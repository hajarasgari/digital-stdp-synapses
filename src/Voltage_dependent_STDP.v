==> flow/design.v <==
module Voltage_dependent_STDP(
  reset,clk,learning_phase, W_previous, A_pre,V_mem_post, Ca_post, W_new);
 	parameter buffer_size=32;
	parameter reset_type = 0;
	parameter V_PEAK =32'b00000000000000000000000000000000;
	parameter V_RESET=32'b11110111000010100000000000000000;
	parameter V_TH   =32'b11111001101000000000000000000000;
	parameter V_max    =32'b00000000001000000000000000000000; 
	input    reset; 
	input    clk;
	input    learning_phase;
	input    [buffer_size-1:0] W_previous;
    input    A_pre;
	input    [buffer_size-1:0] V_mem_post;
	input    [buffer_size/2-1:0] Ca_post;	
	output      [buffer_size-1:0]    W_new;
	wire       [buffer_size-1:0]    W_s;
	reg      [buffer_size-1:0]    delta_w;
	reg      [buffer_size-1:0]    drift_w;
	reg	    [buffer_size-1:0]   C_peak   = 16'b0001000000000000; 
	reg 		 [buffer_size/2-1:0] Tetta_l_p= 16'b0000010011001101; 
	reg 		 [buffer_size/2-1:0] Tetta_h_p= 16'b0001010011001101; 
	reg	    [buffer_size/2-1:0] Tetta_l_d= 16'b0000000110011100; 
	reg	    [buffer_size/2-1:0] Tetta_h_d= 16'b0000011001100110; 
	reg 		 [buffer_size-1:0]   Tetta_v  = 32'b11111001000110000000000000000000; 
	reg 		 [buffer_size-1:0]   W_max    = 32'b00000000001000000000000000000000; 
	reg	    [buffer_size-1:0]   W_min    = 32'b00000000000000000000000000000000; 
	wire    	 [buffer_size-1:0]   Tetta_w;
	assign  	 Tetta_w  = ( W_max >> 1 );  
	wire 		 [buffer_size-1:0]   a        ; 
	assign 	 a =  ( W_max >> 4 ) + ( W_max >> 5 ) + ( W_max >> 8 ) + ( W_max >> 9 ) + ( W_max >> 11 ); 
	wire		 [buffer_size-1:0]   b        ; 
	assign    b = a;
	wire		 [buffer_size-1:0]   alpha    ; 
	assign    alpha  ={buffer_size{1'b0}};
	wire		 [buffer_size-1:0]   betta    ;  
	assign    betta  = {buffer_size{1'b0}};
	generate
	always @(posedge clk)begin
	if (reset==1'b1)begin
		delta_w = {buffer_size{1'b0}}; 
		drift_w =  {buffer_size{1'b0}};  end
	else
	   if (learning_phase == 1'b1) begin
		      if (A_pre == 1'b1) begin
	            if ( W_max >= W_previous && W_previous >= a)				
				       if ( V_mem_post	> Tetta_v)
			               if  (	Tetta_l_p <	Ca_post  &&  Ca_post	<	Tetta_h_p )
						       delta_w =  a;
				            else
						       delta_w =   {buffer_size{1'b0}};
				       else
				            if  ( Tetta_l_d < Ca_post  &&  Ca_post  <  Tetta_h_d )
					          delta_w =  ~b + 32'b00000000000000000000000000000001;
			               else
						       delta_w =  {buffer_size{1'b0}};	 			
               else			  
                   delta_w =   {buffer_size{1'b0}};
					if ( W_max >= W_previous && W_previous >= a)			 
								if ( W_max > W_previous && W_previous >= Tetta_w)
									drift_w =    alpha;
								else if ( W_min < W_previous && W_previous < Tetta_w)
									drift_w =  ~ betta + 32'b00000000000000000000000000000001;
								else
									drift_w =  {buffer_size{1'b0}};					
			      else begin
				           drift_w =  {buffer_size{1'b0}};					
				                end  
			  end
	        else begin
				  delta_w =  {buffer_size{1'b0}};
			     drift_w =  {buffer_size{1'b0}};					
	           end
	    end
		 else begin
	  		   delta_w =   {buffer_size{1'b0}};
			   drift_w =   {buffer_size{1'b0}};end
	end
		assign W_s   = W_previous + drift_w + delta_w ;
		assign W_new = (W_s  >= W_max) ?  W_max :
							  ( a >= W_s )  ?  a     : W_s;		
		endgenerate
	endmodule
* Tool chain data of Voltage_dependent_STDP
The steps from the RTL of Voltage_dependent_STDP to its reports follow in flow order.
Lines are those of the file above, counted from 1.
Cell names lack the library's common part.
Not given: --
- Top :: Voltage_dependent_STDP
- Clock port :: clk
- Cell library :: sky130hd
- Library corner :: tt_025C_1v80

* Word-level counts
Counts by Yosys on the flattened word-level netlist (proc, flatten, opt, wreduce; memories kept). Register bits leave out memories and registers merged into their read ports (data or address); mux counts leave out enables and synchronous resets folded into registers. Print and check cells are left out. Cells with the same type and inputs are merged into one.
- Word-level cells :: 23
- Bits of input ports :: 84
- Bits in registers :: 32
- Bitwise gates (word level) :: 3
- $add $sub $neg :: 1
- Reduce/logical cells :: 4
- $lt $le $gt $ge :: 9
- Muxes and demuxes :: 5
** Operators with widths (number)
- 2-to-1 mux 32 bit :: 4
- greater-or-equal comparator 18 x 32 -> 1 bit with constant A :: 1
- greater-or-equal comparator 22 x 32 -> 1 bit with constant A :: 1
- greater-or-equal comparator 32 x 18 -> 1 bit with constant B :: 1
- greater-or-equal comparator 32 x 22 -> 1 bit with constant B :: 1
- adder 32 bit :: 1
- greater-than comparator 32 bit with constant B :: 1
- 2-to-1 mux 18 bit :: 1
- < comparator 11 x 16 -> 1 bit with constant A :: 1
- < comparator 16 x 11 -> 1 bit with constant B :: 1
- < comparator 16 x 13 -> 1 bit with constant B :: 1
- < comparator 9 x 16 -> 1 bit with constant A :: 1
- OR reduction 4 bit :: 1
- logical AND 1 bit :: 3
- NOT 1 bit :: 3

* Longest topological paths
Yosys ltp: most cells in a row. Word level: on the elaborated netlist, between registers, memories and ports. Mapped: between sequential cells and ports; inverters and the memories' decode and read muxes count.
- Depth in word-level cells :: 4
- ABC_AREA :: 0
- Gate-level depth with buffers :: 12

* Synthesis result
Source: synth_stat.txt of the flow (Yosys; design flattened, memories mapped). It holds for the ABC_AREA given above (unset counts as 0); a run with the other value may have another netlist.
The area totals of this step are shown rounded.
** Cells by type (number)
- ha_1 :: 21
- nor4_2 :: 19
- a21oi_1 :: 25
- nand2_1 :: 33
- xnor2_1 :: 11
- dfxtp_1 :: 4
- xor2_1 :: 9
- buf_4 :: 10
- nor4_1 :: 12
- nand3_1 :: 13
- o21ai_0 :: 12
- nor2_1 :: 13
- inv_1 :: 11
- nand4_1 :: 6
- nor3_1 :: 7
- a31oi_1 :: 5
- nand2b_1 :: 5
- a211oi_1 :: 4
Other cell types: 36; their cells: 63.
- Chip area (Yosys) :: 2040 µm²
- Buffer cells :: 22
- Standard cells after synthesis :: 283
- Flip-flops :: 4
- Sequential area :: 80.1 µm²

* Timing after synthesis
OpenSTA on the mapped netlist: ideal clock, no wires. The path of least setup slack (recovery checks aside). Input and output delay are each 20% of the period. Register names are those of the netlist, which keeps one name where synthesis merged equal registers.
- Path kind :: input port to output port
- From :: input W_previous[10]
- To :: output W_new[10]
- Data arrival time :: 3.487 ns
- Stages :: 11
- Input delay :: 0.988 ns
- Output delay :: 0.988 ns
- Setup slack :: 0.465 ns
- Period :: 4.94 ns
- Delay of the path :: 2.499 ns
- Synthesis period reached :: 4.475 ns
"delay of the path" = arrival - input delay + setup time.
At an output port there is no setup time.
"stages": output pins that drive a net of the path, with the launching flip-flop's if there is one; two outputs of one cell count as two.
"synthesis period reached" = period - worst setup slack (recovery checks aside). The figure is calculated, with input and output delays left at 20% of the set period.
Between the ends stands the longest chain of elaborated cells between them, by number of cells; it is not shown to be the way that was timed. Of several equally long chains one is given.
Each line given opens the expression or statement behind the cell; cells for indexed reads and writes are added by Yosys, which also makes memories of some case tables.
- Cell sequence :: ha_1 > inv_1 > fa_1 > nor2b_1 > o2111ai_1 > a211o_1 > and3_1 > o21ai_0 > xnor2_1 > nand4_1 > a2111oi_0
- Cells in the longest elaborated chain :: 4
- Elaborated cells between the ends (all ways) :: 5
- RTL lines with such cells :: 3
- Those cells by class :: add/sub (1); compare (2); mux (2)
** RTL lines, path post-synthesis
- start, declared :: RTL line 12 : input [buffer_size-1:0] W_previous;
- adder 32 bit :: RTL line 79 : assign W_s = W_previous + drift_w + delta_w ;
- greater-or-equal comparator 18 x 32 -> 1 bit :: RTL line 81 : ( a >= W_s ) ? a : W_s;
- 2-to-1 mux 32 bit :: RTL line 81
- 2-to-1 mux 32 bit :: RTL line 80 : assign W_new = (W_s >= W_max) ? W_max :
- end, declared :: RTL line 16 : output [buffer_size-1:0] W_new;

* Worst path after layout
Path of least setup slack in the final report of job 2 (OpenROAD, finished layout, wires in). Where an end is a register, its clock arrival counts in the times.
- Path kind :: input port to output port
- From :: input W_previous[14]
- To :: output W_new[10]
- Stages :: 12
- Input delay :: 0.76 ns
- Setup slack :: -0.78 ns
- Data arrival time :: 3.84 ns
- Period :: 3.82 ns
- Output delay :: 0.76 ns
Between the ends stands the longest chain of elaborated cells between them, by number of cells; it is not shown to be the way that was timed. Of several equally long chains one is given.
- Cell sequence :: buf_2 > ha_4 > a21oi_2 > nand2b_1 > buf_4 > nand3_2 > o31ai_1 > xnor2_1 > nand4_1 > buf_4 > a2111oi_4 > buf_2
- Cells in the longest elaborated chain :: 4
- Elaborated cells between the ends (all ways) :: 5
- RTL lines with such cells :: 3
- Those cells by class :: add/sub (1); compare (2); mux (2)
** RTL lines, path post-layout
- start, declared :: RTL line 12 : input [buffer_size-1:0] W_previous;
- adder 32 bit :: RTL line 79 : assign W_s = W_previous + drift_w + delta_w ;
- greater-or-equal comparator 18 x 32 -> 1 bit :: RTL line 81 : ( a >= W_s ) ? a : W_s;
- 2-to-1 mux 32 bit :: RTL line 81
- 2-to-1 mux 32 bit :: RTL line 80 : assign W_new = (W_s >= W_max) ? W_max :
- end, declared :: RTL line 16 : output [buffer_size-1:0] W_new;

Ticket comment

Measured results for Voltage_dependent_STDP: 2 stored runs of the Yosys and OpenROAD flow on sky130hd. The settings differ; the order carries no meaning. The constraints put input and output delay at 20% of the set period each and load the outputs with 0.01 pF.
"achieved period" = clock period - worst setup slack. The figure is calculated, with input and output delays left at 20% of the set period.
"time of the worst setup path" means the part of the period allowed to the worst setup path (the constraints hold back 20% at inputs and 20% at outputs) less its slack; where the path has registers, the arrival times of their clocks count too.
"total power after layout" is the tool's figure for a default switching activity; nothing was simulated.
Results are given in rounded form.

* Job 1
** Files
==> flow/run.sh <==
#!/bin/bash
# the make line also repeats the synthesis and layout settings of config.mk as NAME=value (left out here)
make -C /OpenROAD-flow-scripts/flow DESIGN_CONFIG=/design/flow/config.mk WORK_HOME=/design/flow/orfs CLKGATE_MAP_FILE= finish
==> flow/config.mk <==
export PLATFORM = sky130hd
export DESIGN_NAME = Voltage_dependent_STDP
export DESIGN_NICKNAME = Voltage_dependent_STDP
export VERILOG_FILES = /design/flow/design.v
export SDC_FILE = /design/flow/constraint.sdc
export NUM_CORES = 4
export LEC_CHECK = 0
export CAP_MARGIN = 20
export CELL_PAD_IN_SITES_DETAIL_PLACEMENT = 2
export CELL_PAD_IN_SITES_GLOBAL_PLACEMENT = 3
export CORE_ASPECT_RATIO = 1.37
export CORE_MARGIN = 2
export CORE_UTILIZATION = 62
export CTS_CLUSTER_DIAMETER = 337
export MIN_ROUTING_LAYER = met1
export PLACE_DENSITY = 0.75
export SETUP_SLACK_MARGIN = 0.35
export SLEW_MARGIN = 10
export TNS_END_PERCENT = 45
==> flow/constraint.sdc <==
create_clock -name core_clock -period 3.55 [get_ports {clk}]
set_input_delay 0.7100 -clock core_clock [delete_from_list [all_inputs] [get_ports {clk}]]
set_output_delay 0.7100 -clock core_clock [all_outputs]
set_load 0.01 [all_outputs]
** Results
Not finished: placement ended with error GPL-0301.

* Job 2
** Files
==> flow/run.sh <==
#!/bin/bash
# the make line also repeats the synthesis and layout settings of config.mk as NAME=value (left out here)
make -C /OpenROAD-flow-scripts/flow DESIGN_CONFIG=/design/flow/config.mk WORK_HOME=/design/flow/orfs CLKGATE_MAP_FILE= finish
==> flow/config.mk <==
export PLATFORM = sky130hd
export DESIGN_NAME = Voltage_dependent_STDP
export DESIGN_NICKNAME = Voltage_dependent_STDP
export VERILOG_FILES = /design/flow/design.v
export SDC_FILE = /design/flow/constraint.sdc
export NUM_CORES = 4
export LEC_CHECK = 0
export CAP_MARGIN = 20
export CORE_MARGIN = 2
export CORE_UTILIZATION = 40
export SLEW_MARGIN = 20
==> flow/constraint.sdc <==
create_clock -name core_clock -period 3.82 [get_ports {clk}]
set_input_delay 0.7640 -clock core_clock [delete_from_list [all_inputs] [get_ports {clk}]]
set_output_delay 0.7640 -clock core_clock [all_outputs]
set_load 0.01 [all_outputs]
** Results
- Worst slack on setup checks :: -0.780 ns
- Post-layout utilization :: 93.4%
- Achieved period :: 4.600 ns
- Area of the die :: 5690 µm²
- Total power after layout :: 0.483 mW
- Setup total negative slack :: -15.1 ns
- Worst hold slack in the final report :: 1.13 ns
- Time of the worst setup path :: 3.07 ns
- Class of the worst setup path :: input port to output port
- Synthesized cell area :: 2040 µm²
