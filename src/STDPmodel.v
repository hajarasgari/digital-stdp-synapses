==> flow/design.v <==
module STDP_multiplier 
#(parameter n = 3)(a, b, result);
        input  [n-1:0]  a;
        input  [n-1:0]  b;
        output [n-1:0] result;
		  wire    [2*n-1:0] res;
           assign res = a * b;
			  assign result = res[n/2 +: n];
 endmodule
module STDPmodel
( reset,clk, T_pre,T_post,W_previous, W_new);   
	parameter buffer_size=32;
	parameter buffer_Time=32;
	parameter A_PLUS      = 16'b0000000000000011;   
	parameter A_MINUS     = 16'b0000000011110000;   
	input reset;
	input clk;
	input [buffer_Time-1:0] T_pre;
	input [buffer_Time-1:0] T_post;	
	input [buffer_size-1:0] W_previous;
   	output [buffer_size-1:0] W_new;
	reg  	[buffer_Time-1:0] DeltaT;
	wire 	[buffer_Time-1:0] DeltaW;
	wire 	[buffer_Time-1:0] DeltaW1;
	reg  	AdaptW;
	wire 	[buffer_size-1:0] W;	
	wire 	[buffer_size-1:0] W_B;	
	wire  	[buffer_size-1:0] Z1;
	wire  	[buffer_size-1:0] Z2;
	wire 	[buffer_size-1:0] res1;
	wire 	[buffer_size-1:0] res2;
	wire 	[buffer_size-1:0] res3;
	wire  	[buffer_size-1:0] DELTA;
	reg [buffer_size-1:0] m_minus   = 32'b00000000000000000000000000011111; 
	reg [buffer_size-1:0] m_plus   = 32'b00000000000000000000000001011100; 
	reg [buffer_size-1:0] margin_t= 32'b00000000001010000000000000000000; 
	reg [buffer_size-1:0] W_min   = 32'b00000000000000000000000000000000; 
	reg [buffer_size-1:0] W_max   = 32'b00000000000000010000000000000000; 
	assign W={{buffer_size/2-1{1'b0}},W_previous[buffer_size-1 -: buffer_size/2],1'b0};
	always @(posedge clk)
		begin	
		if (reset)begin
				DeltaT={buffer_Time{1'b0}};
				AdaptW  =1'b0;
				end
		else
				if (T_pre) begin 
								DeltaT=(T_post)?(T_post-T_pre):{buffer_Time{1'b0}};
								AdaptW  =(T_post)?1'b1:1'b0;
						  end
				else    begin
								DeltaT={buffer_Time{1'b0}};
								AdaptW  =1'b0;
							end
		end
		assign DELTA =AdaptW ?(( DeltaT[buffer_Time-1]) ? (~DeltaT)+32'b00000000000000000000000000000001 : DeltaT ):{buffer_Time{1'b0}}; 
		assign Z1    =AdaptW ?((DeltaT[buffer_Time-1])  ?  W	  : W_max-W ):{buffer_Time{1'b0}}; 
		assign Z2    =AdaptW ?((DeltaT[buffer_Time-1])  ?  m_minus : m_plus   ):{buffer_Time{1'b0}}; 
		assign res1=margin_t-DELTA;
			STDP_multiplier 
			  #(.n(buffer_size))
			  mult1
			 (.a(Z2), 
			  .b(res1),
			  .result(res2));  
	      	STDP_multiplier 
			  #(.n(buffer_size))
			  mult2
			 (.a(Z1), 
			  .b(res2),
			  .result(res3));
			 assign DeltaW1 = (DeltaT[buffer_Time-1]) ? (~res3 +32'b00000000000000000000000000000001) : res3 ;
			 assign DeltaW =  (DeltaT[buffer_Time-1]? (DeltaW1[buffer_Time-1]?DeltaW1:{buffer_Time{1'b0}}): (DeltaW1[buffer_Time-1]?{buffer_Time{1'b0}}:DeltaW1));
   	assign W_B = (AdaptW && Z1>={buffer_size{1'b0}})? (W + DeltaW ): W;
	assign W_new= {W_B[buffer_size/2:0],{buffer_size/2-1{1'b0}}};
endmodule
# Tool chain data of STDPmodel
# Tool output for the design above, in the order of the flow.
# Line numbers count from 1 in the design file above.
# Operators: Yosys type, input widths -> output width; for muxes data width and select width s.
# Cell names lack the library's common part.
setup:
  top: "STDPmodel"
  clk_port: "clk"
  lib: "sky130hd"
  lib_corner: "tt_025C_1v80"

# After elaboration
# Yosys after proc, flatten, opt, wreduce and memory -nomap, before mapping. Memory bits, and registers merged into a memory's read port (data or address), are not among the register bits. Print and check cells are not counted. Equal cells are merged and count once.
bits:
  inputBits: 98
  wordCells: 32
  register_bits: 33
classes:
  n_logic: 4
  reduce_and_logical: 5
  n_mux: 12
  addsub: 6
  mul: 2
  n_cmp: 1
op_table:
  columns: ["op", "count"]
  rows:
  - ["$mul 32x23->48", 1]
  - ["$mul 7x32->39", 1]
  - ["$mux 32", 5]
  - ["$mux 17", 4]
  - ["$add 32x1->32 const B", 2]
  - ["$not 32->32", 2]
  - ["$reduce_bool 32->1", 2]
  - ["$sub 22x32->32 const A", 1]
  - ["$ge 32x1->1 const B", 1]
  - ["$sub 32x32->32", 1]
  - ["$sub 17x17->18 const A", 1]
  - ["$add 17x17->17", 1]
  - ["$mux 7", 2]
  - ["$reduce_or 3->1", 1]
  - ["$not 1->1", 2]
  - ["$reduce_or 2->1", 1]
  - ["$logic_and 1x1->1", 1]
  - ["$mux 1", 1]

# Logic depth
# Yosys ltp: most cells in a row. Word level: on the elaborated netlist, between registers, memories and ports. Mapped: between sequential cells and ports; inverters and the memories' decode and read muxes count.
logic_depth:
  ltp_word: 14
  ABC_AREA: 0
  mapped_depth: 89
  ltp_nobuf: 83

# Netlist
# Yosys stat after the flow's synthesis: flattened, memories mapped to cells. It holds for the ABC_AREA given above (unset counts as 0); a run with the other value may have another netlist.
# Totals and module areas in this step are rounded.
synth_totals:
  area_um2: 27900
  buf_cells: 103
  flip_flops: 33
  stdcells: 3276
types:
  columns: ["type", "count", "type_area_um2"]
  rows:
  - ["fa_1", 581, 1.16E+04]
  - ["ha_1", 279, 3.49E+03]
  - ["inv_1", 727, 2.73E+03]
  - ["nand2_1", 383, 1.44E+03]
  - ["nor2_1", 284, 1.07E+03]
  - ["xnor2_1", 96, 840.806]
  - ["xor2_1", 83, 726.947]
  - ["dfxtp_1", 33, 660.634]
  - ["a21oi_1", 99, 495.475]
  - ["and2_1", 65, 406.64]
  - ["a21o_1", 52, 390.374]
  - ["o21ai_0", 71, 355.341]
  - ["clkbuf_1", 75, 281.52]
  - ["nor3_1", 39, 195.187]
  - ["nand2b_1", 30, 187.68]
  - ["and3_1", 23, 143.888]
  - ["nand3_1", 28, 140.134]
  - ["buf_4", 18, 135.13]
# Not listed: further types 84, cells in them 310.
# By module: a second synthesis without flattening, with its own total; a netlist apart from the flattened one above.
unflattened:
  hier_cells: 7013
  hier_area_um2: 61800
# Rows give one instance, submodules left out.
modules:
  columns: ["mod", "area_um2", "n_cells", "seq_area_um2", "n_inst"]
  rows:
  - ["STDP_multiplier (n=32)", 27600, 3023, 0.0, 2]
  - ["STDPmodel", 6600, 967, 661, 1]

# Timing after synthesis
# OpenSTA on the mapped netlist: ideal clock, no wires. The path of least setup slack (recovery checks aside). Input and output delay are each 20% of the period. Register names are those of the netlist, which keeps one name where synthesis merged equal registers.
synth_timing:
  kind: "reg-to-output"
  from: "reg DeltaT[31]"
  to: "out W_new[31]"
  launch_ns: 0.000
  t_required_ns: 22.880
  n_path_buf: 7
  period_ns: 28.6
  out_delay_ns: 5.720
  setup_slack_ns: 3.259
  path_stages: 84
  arrival_time_ns: 19.621
  path_delay_ns: 19.621
  period_less_setup_slack_ns: 25.341
# "path_delay_ns" is the arrival time less input delay plus setup time.
# A path that ends at an output port has no setup time.
# "path_stages": output pins that drive a net of the path, with the launching flip-flop's if there is one; two outputs of one cell count as two.
# "period_less_setup_slack_ns" = period - worst setup slack (recovery checks aside). The figure is calculated, with input and output delays left at 20% of the set period.
# The rows between start and end are the longest chain of elaborated cells between them; the timing report does not say that the signal goes this way. Where chains are equally long, one stands for them.
# A line is the first line of the expression or statement that the cell stems from. Yosys adds cells for indexed reads and writes and turns some case tables into memories.
# At most two assigning lines are given for a register; there are more.
synth_via:
  cell_sequence: "dfxtp_1 buf_4 clkbuf_1 clkbuf_8 clkbuf_1 clkbuf_1 clkbuf_1 o21ai_0 nand2_1 ha_1 o21ai_0 nor2_1 nand2_1 nor3_1 o21a_1 a21oi_1 o21ai_1 xor2_1 [... 48 more ...] clkbuf_1 nor2_1 ha_1 a21o_1 a21o_1 a21o_1 a21oi_1 o21ai_0 a21o_1 a21oi_1 nand3b_1 a31o_2 o21a_1 nand2b_1 nor3b_1 mux2_1 or4_1 a221o_1"
  elab_chain_len: 14
  cells_between: 21
  lines_between: 8
  cone_classes: "add/sub (4); mul (2); compare (1); mux (11); logic (2); reduce/logical (1)"
synth_rtl:
  columns: ["element", "line_no", "text"]
  rows:
  - ["from (decl)", 22, "reg [buffer_Time-1:0] DeltaT;"]
  - ["from (assign)", 43, "DeltaT={buffer_Time{1'b0}};"]
  - ["from (assign)", 48, "DeltaT=(T_post)?(T_post-T_pre):{buffer_Time{1'b0}};"]
  - ["$not 32->32", 56, "assign DELTA =AdaptW ?(( DeltaT[buffer_Time-1]) ? (~DeltaT)+32'b00000000000000000000000000000001 : DeltaT ):{b ..."]
  - ["$add 32x1->32", 56, null]
  - ["$mux 32 x2", 56, null]
  - ["$sub 22x32->32", 59, "assign res1=margin_t-DELTA;"]
  - ["$mul 7x32->39", 7, "assign res = a * b;"]
  - ["$mul 32x23->48", 7, null]
  - ["$not 32->32", 72, "assign DeltaW1 = (DeltaT[buffer_Time-1]) ? (~res3 +32'b00000000000000000000000000000001) : res3 ;"]
  - ["$add 32x1->32", 72, null]
  - ["$mux 32", 72, null]
  - ["$mux 17 x2", 73, "assign DeltaW = (DeltaT[buffer_Time-1]? (DeltaW1[buffer_Time-1]?DeltaW1:{buffer_Time{1'b0}}): (DeltaW1[buffer_ ..."]
  - ["$add 17x17->17", 74, "assign W_B = (AdaptW && Z1>={buffer_size{1'b0}})? (W + DeltaW ): W;"]
  - ["$mux 17", 74, null]
  - ["to (decl)", 21, "output [buffer_size-1:0] W_new;"]

# Worst path after layout
# Path of least setup slack in the final report of run 1 (OpenROAD, finished layout, wires in). Where an end is a register, its clock arrival counts in the times.
layout_timing:
  kind: "reg-to-output"
  from: "reg DeltaT[3]"
  to: "out W_new[31]"
  out_delay_ns: 4.64
  period_ns: 23.2
  path_stages: 83
  arrival_time_ns: 18.48
  n_path_buf: 16
  launch_ns: 0.27
  setup_slack_ns: 0.08
  t_required_ns: 18.56
# The rows between start and end are the longest chain of elaborated cells between them; the timing report does not say that the signal goes this way. Where chains are equally long, one stands for them.
# At most two assigning lines are given for a register; there are more.
layout_via:
  cell_sequence: "dfxtp_2 or3_4 or2_4 o22a_1 o211ai_1 nor3b_4 nand2_4 nor4_4 nand2_2 a31oi_4 xor2_2 and2_4 buf_6 buf_4 fa_1 fa_1 fa_1 inv_1 [... 47 more ...] nor2_2 ha_1 a21o_1 a21o_1 a21oi_2 o21ai_2 a21o_1 a21oi_2 nand3b_1 a31o_2 o21a_1 buf_6 nand3b_1 nor3b_2 mux2_4 or4_4 a221o_1 buf_2"
  elab_chain_len: 14
  cells_between: 15
  lines_between: 6
  cone_classes: "add/sub (4); mul (2); mux (7); logic (2)"
layout_rtl:
  columns: ["element", "line_no", "text"]
  rows:
  - ["from (decl)", 22, "reg [buffer_Time-1:0] DeltaT;"]
  - ["from (assign)", 43, "DeltaT={buffer_Time{1'b0}};"]
  - ["from (assign)", 48, "DeltaT=(T_post)?(T_post-T_pre):{buffer_Time{1'b0}};"]
  - ["$not 32->32", 56, "assign DELTA =AdaptW ?(( DeltaT[buffer_Time-1]) ? (~DeltaT)+32'b00000000000000000000000000000001 : DeltaT ):{b ..."]
  - ["$add 32x1->32", 56, null]
  - ["$mux 32 x2", 56, null]
  - ["$sub 22x32->32", 59, "assign res1=margin_t-DELTA;"]
  - ["$mul 7x32->39", 7, "assign res = a * b;"]
  - ["$mul 32x23->48", 7, null]
  - ["$not 32->32", 72, "assign DeltaW1 = (DeltaT[buffer_Time-1]) ? (~res3 +32'b00000000000000000000000000000001) : res3 ;"]
  - ["$add 32x1->32", 72, null]
  - ["$mux 32", 72, null]
  - ["$mux 17 x2", 73, "assign DeltaW = (DeltaT[buffer_Time-1]? (DeltaW1[buffer_Time-1]?DeltaW1:{buffer_Time{1'b0}}): (DeltaW1[buffer_ ..."]
  - ["$add 17x17->17", 74, "assign W_B = (AdaptW && Z1>={buffer_size{1'b0}})? (W + DeltaW ): W;"]
  - ["$mux 17", 74, null]
  - ["to (decl)", 21, "output [buffer_size-1:0] W_new;"]

# 2 stored runs of STDPmodel in the flow (synthesis by Yosys, layout by OpenROAD, sky130hd cells), in arbitrary order. Constraints: input delay and output delay 20% of the set period each, output load 0.01 pF.
# "worst_path_allowed_less_slack_ns" means the part of the period allowed to the worst setup path (the constraints hold back 20% at inputs and 20% at outputs) less its slack; where the path has registers, the arrival times of their clocks count too.
# Values from the reports are rounded here.
runs:
  - name: "run 1"
    settings:
      period_ns: 23.2
      CORE_UTILIZATION: 31
      PLACE_DENSITY_LB_ADDON: 0.25
      HOLD_SLACK_MARGIN: 0.15
      GPL_ROUTABILITY_DRIVEN: 0
      CAP_MARGIN: 20
      CORE_MARGIN: 2
      SLEW_MARGIN: 20
    results:
      timing.setup.ws_ns: 0.077
      design_die_area_um2: 92300
      yosys.chip_area_um2: 27900
      worst_path_allowed_less_slack_ns: 18.48
      critical_path_kind: "reg-to-output"
      hold_worst_slack_ns: 5.06
      finalCellArea_um2: 36000
  - name: "run 2"
    settings:
      period_ns: 46.1
      CORE_UTILIZATION: 28
      SETUP_SLACK_MARGIN: 5.0
      PLACE_DENSITY_LB_ADDON: 0.24
      CORE_ASPECT_RATIO: 1.17
      GPL_ROUTABILITY_DRIVEN: 1
      SLEW_MARGIN: 15
      MAX_ROUTING_LAYER: "met4"
      CAP_MARGIN: 20
      CORE_MARGIN: 2
    results:
      finalCellArea_um2: 30600
      design_die_area_um2: 102000
      worst_path_allowed_less_slack_ns: 15.05
      critical_path_kind: "input-to-output"
      yosys.chip_area_um2: 27900
      timing.setup.ws_ns: 12.6
      hold_worst_slack_ns: 9.74
